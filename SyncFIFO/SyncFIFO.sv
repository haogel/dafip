==> flow/design.v <==
`timescale 1ns / 1ps
module myFIFO
#(parameter ADDR_WIDTH = 4,
  parameter FIFO_DEPTH = 16,
  parameter FIFO_WIDTH = 16
)
(
	input  logic clk,
	input  logic rst_n,
	input  logic wr_en,
	input  logic rd_en,                       
	input  logic [FIFO_WIDTH-1:0] buf_in,      
	output logic [FIFO_WIDTH-1:0] buf_out,     
	output logic buf_empty,
	output logic buf_full,                    
	output logic [ADDR_WIDTH-1:0] fifo_cnt     
);
  logic [ADDR_WIDTH-1:0] rd_ptr,wr_ptr;       
  logic [FIFO_WIDTH-1:0] buf_mem[0:FIFO_DEPTH-1];
  assign buf_empty = (fifo_cnt == 0)?1:0;
  assign buf_full  = (fifo_cnt == FIFO_DEPTH)?1:0;
  always_ff @(posedge clk or negedge rst_n)begin
     if(!rst_n)
         fifo_cnt <= 0;
     else if((!buf_full&&wr_en)&&(!buf_empty&&rd_en))  
         fifo_cnt <= fifo_cnt;
     else if(!buf_full && wr_en)           
         fifo_cnt <= fifo_cnt + 1;
     else if(!buf_empty && rd_en)          
         fifo_cnt <= fifo_cnt-1;
     else
         fifo_cnt <= fifo_cnt;
  end
  always @(posedge clk or negedge rst_n) begin
		if(!rst_n) begin
			buf_out <= 0;
		end else if(rd_en && !buf_empty) begin
			buf_out <= buf_mem[rd_ptr];
		end
  end
  always_ff @(posedge clk) begin
		if(wr_en && !buf_full)
			buf_mem[wr_ptr] <= buf_in;
  end
	always @(posedge clk or negedge rst_n) begin
		if(!rst_n) begin
			wr_ptr <= 0;
			rd_ptr <= 0;
		end else begin
			if(!buf_full && wr_en)
				wr_ptr <= wr_ptr + 1;
			if(!buf_empty && rd_en)
				rd_ptr <= rd_ptr + 1;
		end
	end
endmodule
# Tool chain data of myFIFO
# The steps from the RTL of myFIFO to its reports follow in flow order.
# Lines are those of the file above, counted from 1.
# Cell names lack the library's common part.
# A cell with n/a has no value.
# setup
top,myFIFO
clk_port,clk
cell_library,sky130hd
pvt_corner,tt_025C_1v80

# After elaboration
# Counts by Yosys on the flattened word-level netlist (proc, flatten, opt, wreduce; memories kept). Register bits leave out memories and registers merged into their read ports (data or address). Print and check cells are left out. Cells with the same type and inputs are merged into one.
# Yosys's memory passes give these memory sizes; they may raise the number of words (mostly to a power of two), join words into wider ones and drop unused or constant bits.
# classes
logic,1
reduce_and_logical,7
n_mux,6
addsub,4
# op_table
operator,count
2-to-1 mux 16 bit,1
adder 4 x 1 -> 4 bit (second input constant),3
2-to-1 mux 4 bit,3
subtractor 4 x 1 -> 4 bit (second input constant),1
logical NOT 4 bit,1
logical AND 1 bit,2
logical NOT 1 bit,2
AND reduction 2 bit,1
nonzero test 2 bit,1
2-to-1 mux 1 bit,2
inverter 1 bit,1
# bits
mem_bits_rw,256
clocked_rd_ports_x_width,16
register_bits,12
out_inout_bits,22
memories,1
# mem_list
memory,words,word_bits,read_ports,write_ports,line_no,rtl
buf_mem,16,16,1,1,19,logic [FIFO_WIDTH-1:0] buf_mem[0:FIFO_DEPTH-1];

# Depth
# Longest topological path by Yosys (ltp), each cell counted once; first at word level (registers and memories cut), then after technology mapping (sequential cells cut; the memories' decode and read muxes count).
# logic_depth
depth_word,7
ABC_AREA,0
ltp_mapped,7
depth_no_buf,6

# After synthesis
# The flow's flattened synthesis, as Yosys stat reports it; memories are mapped. The netlist is that of the ABC_AREA named above (0 if unset); the other value can give another one.
# Totals and module areas in this step are rounded.
# synth_totals
flip_flops,284
mapped_area_um2,11160
cells,521
# by_type
cell,count
edfxtp_1,256
mux4_1,30
mux4_2,34
dfrtp_1,28
mux2i_1,17
nor2_1,27
a221oi_1,11
buf_6,8
ha_1,7
nand2_1,22
xnor2_1,8
o22ai_1,11
a22o_1,5
nand2b_1,7
buf_2,8
a31oi_1,5
clkbuf_8,2
o41ai_4,1
# Not listed: further types 20, cells in them 34.

# Worst setup path after synthesis
# Source: OpenSTA report_checks on the synthesized netlist (no wires, ideal clock, input and output delay 20% of the period each), path of least setup slack; recovery checks are left aside. Register names are those of the netlist, which keeps one name where synthesis merged equal registers.
# synth_path
path_kind,input to register
from,input wr_en
to,memory buf_mem[3][0]
input_delay_ns,0.496
period_ns,2.48
driving_pins,3
delay_ns,2.009
setup_time_ns,0.409
slack_ns,-0.025
t_required_ns,2.071
arrival_ns,2.096
t_first_pin_ns,0.496
n_path_buf,1
period_less_setup_slack_ns,2.505
# "delay_ns" is the arrival time less input delay plus setup time.
# "driving_pins" counts driving pins, that of a launching flip-flop among them; a cell with two outputs on the path counts twice.
# "period_less_setup_slack_ns" is the clock period less the worst setup slack; recovery checks do not enter. This is arithmetic on one report: input and output delays are still those of the set period (20% each).
# The rows between start and end are the longest chain of elaborated cells between them; the timing report does not say that the signal goes this way. Where chains are equally long, one stands for them.
# Each line given opens the expression or statement behind the cell; cells for indexed reads and writes are added by Yosys, which also makes memories of some case tables.
# The path ends at the enable pin of a flip-flop; only ways to that pin are counted.
# synth_via
path_cell_list,buf_1 > nand2_1 > nor3_1
elab_chain_cells,1
cone_cells,2
classes_between,mux (2)
# synth_lines
item,line_no,rtl
from (decl),10,"input logic wr_en,"
2-to-1 mux 4 bit,42,if(wr_en && !buf_full)
to (decl),19,logic [FIFO_WIDTH-1:0] buf_mem[0:FIFO_DEPTH-1];

# Path in the finished layout
# From the final timing report of flow run 1: the path of least setup slack in the routed layout; clock arrival at registers is part of the times.
# layout_path
path_kind,register to output
from,register fifo_cnt[3]
to,output buf_empty
output_delay_ns,0.50
n_path_buf,2
driving_pins,4
period_ns,2.5
t_first_pin_ns,0.51
slack_ns,0.30
arrival_ns,1.70
t_required_ns,2.00
# The rows between start and end are the longest chain of elaborated cells between them; the timing report does not say that the signal goes this way. Where chains are equally long, one stands for them.
# At most two assigning lines are given for a register; there are more.
# layout_via
path_cell_list,dfrtp_1 > buf_4 > nor4_1 > dlygate4sd2_1
elab_chain_cells,2
cone_cells,2
classes_between,mux (1); reduce/logical (1)
# layout_lines
item,line_no,rtl
from (decl),16,output logic [ADDR_WIDTH-1:0] fifo_cnt
from (assign),26,fifo_cnt <= fifo_cnt;
from (assign),28,fifo_cnt <= fifo_cnt + 1;
logical NOT 4 bit,20,assign buf_empty = (fifo_cnt == 0)?1:0;
2-to-1 mux 1 bit,20,
to (decl),14,"output logic buf_empty,"

# Top module myFIFO; platform sky130hd; tools Yosys and OpenROAD; 2 stored runs in no particular order. Input and output delays are each 20% of the period that was set; the output load is 0.01 pF.
# By "timing.worst_path_ns" is meant the share of the clock period that the worst setup path is allowed (20% is reserved at inputs, 20% at outputs), minus its slack. Clock arrival times at its registers enter into it.
# Values from the reports are rounded here.
# A setting shown as . is not set for that run.
run name,period_ns,CORE_UTILIZATION,PLACE_DENSITY_LB_ADDON,CORE_ASPECT_RATIO,CORE_MARGIN,CELL_PAD_IN_SITES_GLOBAL_PLACEMENT,CELL_PAD_IN_SITES_DETAIL_PLACEMENT,ABC_AREA,GPL_ROUTABILITY_DRIVEN,CTS_CLUSTER_SIZE,CTS_CLUSTER_DIAMETER,CAP_MARGIN,SLEW_MARGIN,PLACE_DENSITY,die_footprint_um2,timing.worst_path_ns,worst_path_kind,final_setup_ws_ns,final_util_pct,yosys_chip_area_um2,post_route_stdcell_area_um2
flow run 1,2.5,23,0.03,1.66,7,3,0,0,0,42,353,20,20,.,55090,1.70,register to output,0.300,27.4,11160,13050
flow run 2,2.12,22,.,.,2,.,2,1,.,92,.,20,20,0.81,57680,2.08,register to register,0.044,27.5,12270,15170
